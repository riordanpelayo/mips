==> flow/design.v <==
interface fsm_if ( input bit clk, input bit rst );
logic [5:0] OpCode;    
logic       stop;      
logic       RegDst;    
logic       Jump;      
logic       Branch;    
logic       MemRead;   
logic       MemtoReg;  
logic       ALUSrc;    
logic       RegWrite;  
logic       MemWrite;  
logic [3:0] ALUOp;     
endinterface  
module Decode #( parameter WIDTH =32, DEPTH=5)
(
    input  wire               clk,        
    input  wire               rst,        
    input  reg                RegWrite,   
    input  reg                memReg,     
    input  reg                RegDst,     
    input  reg  [(DEPTH-1):0] Reg1,       
                              Reg2,
    input  reg  [15:0]        Inmediate,  
    input  reg  [(WIDTH-1):0] ALUres,     
                              RData,      
    output reg  [(WIDTH-1):0] RD1, RD2    
);
wire [(DEPTH-1):0] regmux;
wire [(WIDTH-1):0] datamux;
registers u_registers(
    .clk      (clk),
    .rst      (rst),
    .RegWrite (RegWrite),
    .RR1      (Reg1),
    .RR2      (Reg2),
    .WR       (regmux),
    .WD       (datamux),
    .RD1      (RD1),
    .RD2      (RD2)
);
regDst_mux u_regDst_mux (
    .Reg2         (Reg2),
    .Inmediate    (Inmediate),
    .RegDst       (RegDst),
    .WR           (regmux)
);
memReg_mux u_memReg_mux (
    .ALU         (ALUres),
    .ReadData    (RData),
    .memReg      (memReg),
    .WD          (datamux)
);
endmodule
module memReg_mux #(parameter WIDTH =32)
(
    input  reg  [(WIDTH-1):0] ALU,          
    input  reg  [(WIDTH-1):0] ReadData,     
    input  reg  memReg,                     
    output wire [(WIDTH-1):0] WD            
);
    assign WD = !memReg ? ALU:ReadData;   
endmodule
module regDst_mux 
(
    input  reg  [4:0]  Reg2,         
    input  reg  [15:0] Inmediate,    
    input  reg         RegDst,       
    output wire [4:0]  WR            
);
    assign WR = !RegDst ? Reg2: Inmediate[15:11];  
endmodule
module registers #(parameter WIDTH =32, DEPTH=5)
(
   input wire              clk,          
   input wire              rst,          
   input reg               RegWrite,     
   input reg [(DEPTH-1):0] RR1, RR2,     
   input reg [(DEPTH-1):0] WR,           
   input wire[(WIDTH-1):0] WD,           
   output reg[(WIDTH-1):0] RD1, RD2      
);
reg [(WIDTH-1):0] register [0:(1<<DEPTH)-1];   
  always_ff @(posedge clk) begin
    if(rst)begin  
      for (int i=0; i<(1<<DEPTH)-1; i++)   
        register[i] = 'h0;
    end  
    else if(RegWrite && (WR < 33))  
      register[WR] <= WD; 
  end
  always_ff @(negedge clk)  begin
    RD1 <= register[RR1];  
    RD2 <= register[RR2];  
  end   
endmodule
### From RTL to reports: Decode

Tool output for the design above, in the order of the flow.
Line numbers count from 1 in the design file above.
The mark n/a stands for no value.

| set-up | value |
|---|---|
| design top | Decode |
| clock | clk |
| cell library | sky130hd |
| library corner | tt_025C_1v80 |

### Elaborated design

Source: Yosys, flattened and elaborated, memories not mapped. Widths are those after wreduce; folded enables and synchronous resets count as part of the registers. Registers that Yosys merges into a memory's read port (data or address) are not register bits. Print and check cells do not count. Equal cells are merged and count once.
Memory sizes are those after Yosys's memory passes, which may raise the word count (mostly to a power of two), join words into wider ones and drop unused or constant bits.

| operators by class | value |
|---|---|
| multiplexer cells | 9 |
| order comparisons | 1 |
| reductions and logical operators | 1 |

Operators by type and width:

| cell | count |
|---|---|
| two-way mux 32 bit | 3 |
| two-way mux 5 bit | 3 |
| < comparator 5 x 6 -> 1 bit with constant B | 1 |
| two-way mux 1 bit | 3 |
| logical AND 1 bit | 1 |

| bit counts | value |
|---|---|
| output and inout bits | 64 |
| bits in registers | 0 |
| cells after elaboration | 12 |
| memory bits (writable) | 1024 |
| memories kept | 1 |
| input bits | 95 |

Memories:

| memory | words | width | RTL line | text |
|---|---|---|---|---|
| u_registers.register | 32 | 32 | 82 | `reg [(WIDTH-1):0] register [0:(1<<DEPTH)-1];` |

### Logic depth

Depth = most cells in a row (Yosys ltp): at word level without a register or memory, in the mapped netlist without a sequential cell, where the memories' decode and read muxes count.

| logic depth | value |
|---|---|
| depth after elaboration | 5 |
| ABC_AREA | 0 |
| depth in mapped cells | 8 |
| gate-level depth less buffers | 5 |

### After synthesis

Source: synth_stat.txt of the flow (Yosys; design flattened, memories mapped). It holds for the ABC_AREA given above (unset counts as 0); a run with the other value may have another netlist.

Cell types:

| type | count | total area (um2) |
|---|---|---|
| sky130_fd_sc_hd__edfxtp_1 | 1024 | 3.07E+04 |
| sky130_fd_sc_hd__mux2i_1 | 1057 | 1.06E+04 |
| sky130_fd_sc_hd__nor2_1 | 994 | 3.73E+03 |
| sky130_fd_sc_hd__a22oi_1 | 192 | 1.44E+03 |
| sky130_fd_sc_hd__dfxtp_1 | 64 | 1.28E+03 |
| sky130_fd_sc_hd__a22o_1 | 129 | 1.13E+03 |
| sky130_fd_sc_hd__clkbuf_1 | 261 | 979.69 |
| sky130_fd_sc_hd__nand3_1 | 195 | 975.936 |
| sky130_fd_sc_hd__a21oi_1 | 192 | 960.922 |
| sky130_fd_sc_hd__buf_2 | 160 | 800.768 |
| sky130_fd_sc_hd__nand2_1 | 211 | 792.01 |
| sky130_fd_sc_hd__a31oi_1 | 64 | 400.384 |
| sky130_fd_sc_hd__nor3_1 | 64 | 320.307 |
| sky130_fd_sc_hd__nand2b_1 | 36 | 225.216 |
| sky130_fd_sc_hd__inv_1 | 36 | 135.13 |
| sky130_fd_sc_hd__buf_4 | 11 | 82.579 |
| sky130_fd_sc_hd__nand3_2 | 8 | 80.077 |
| sky130_fd_sc_hd__buf_1 | 20 | 75.072 |

Not listed: further types 16, cells in them 31.

| mapped netlist | value |
|---|---|
| mapped cells | 4749 |
| area of sequential cells | 32030.7 um2 |
| chip area (Yosys) | 54990.2 um2 |
| mapped flip-flops | 1088 |
| buffer cells | 452 |

By module: a second synthesis without flattening, with its own total; a netlist apart from the flattened one above.

| unflattened totals | value |
|---|---|
| cells (unflattened synthesis) | 4711 |
| area (unflattened synthesis) | 58118.2 um2 |

Each row is one instance without its submodules.

Modules:

| module | cells | area (um2) | times used | seq. area (um2) |
|---|---|---|---|---|
| registers | 4670 | 57517.7 | 1 | 32030.7 |
| memReg_mux | 36 | 544.3 | 1 | 0.0 |
| regDst_mux | 5 | 56.3 | 1 | 0.0 |
| Decode | 0 | 0.0 | 1 | 0.0 |

Appendix: measured runs

Flow measurements of Decode on sky130hd: 2 stored runs with different settings, listed in no order. Input and output delays are each 20% of the period that was set; the output load is 0.01 pF.
"total power after layout": no workload was simulated; the value follows from the tool's default switching activity.
A setting shown as - is not set for that run.
A result given as - is not shown for that run.

| run name | period_ns | SETUP_SLACK_MARGIN | CAP_MARGIN | CORE_MARGIN | CORE_UTILIZATION | SLEW_MARGIN | PLACE_DENSITY_LB_ADDON | CELL_PAD_IN_SITES_GLOBAL_PLACEMENT | ABC_AREA | GPL_TIMING_DRIVEN | CTS_CLUSTER_SIZE | MIN_ROUTING_LAYER | MAX_ROUTING_LAYER | synthesized cell area (um2) | post-route worst hold slack (ps) | total power after layout (W) | standard-cell area after layout (um2) | die area (um2) | smallest setup slack (ps) |
|---|---|---|---|---|---|---|---|---|---|---|---|---|---|---|---|---|---|---|---|
| flow run 1 | 5.64 | -0.04 | 20 | 2 | 40 | 20 | - | - | - | - | - | - | - | 54990.2 | 1230 | 0.019972 | 66702.7 | 140456.0 | -19 |
| flow run 2 | 7.18 | 0.12 | 20 | 2 | 52 | 20 | 0.16 | 3 | 1 | 0 | 33 | met2 | met5 | - | - | - | - | - | - |

Flow run 2: no final report: placement broke off with FLW-0024
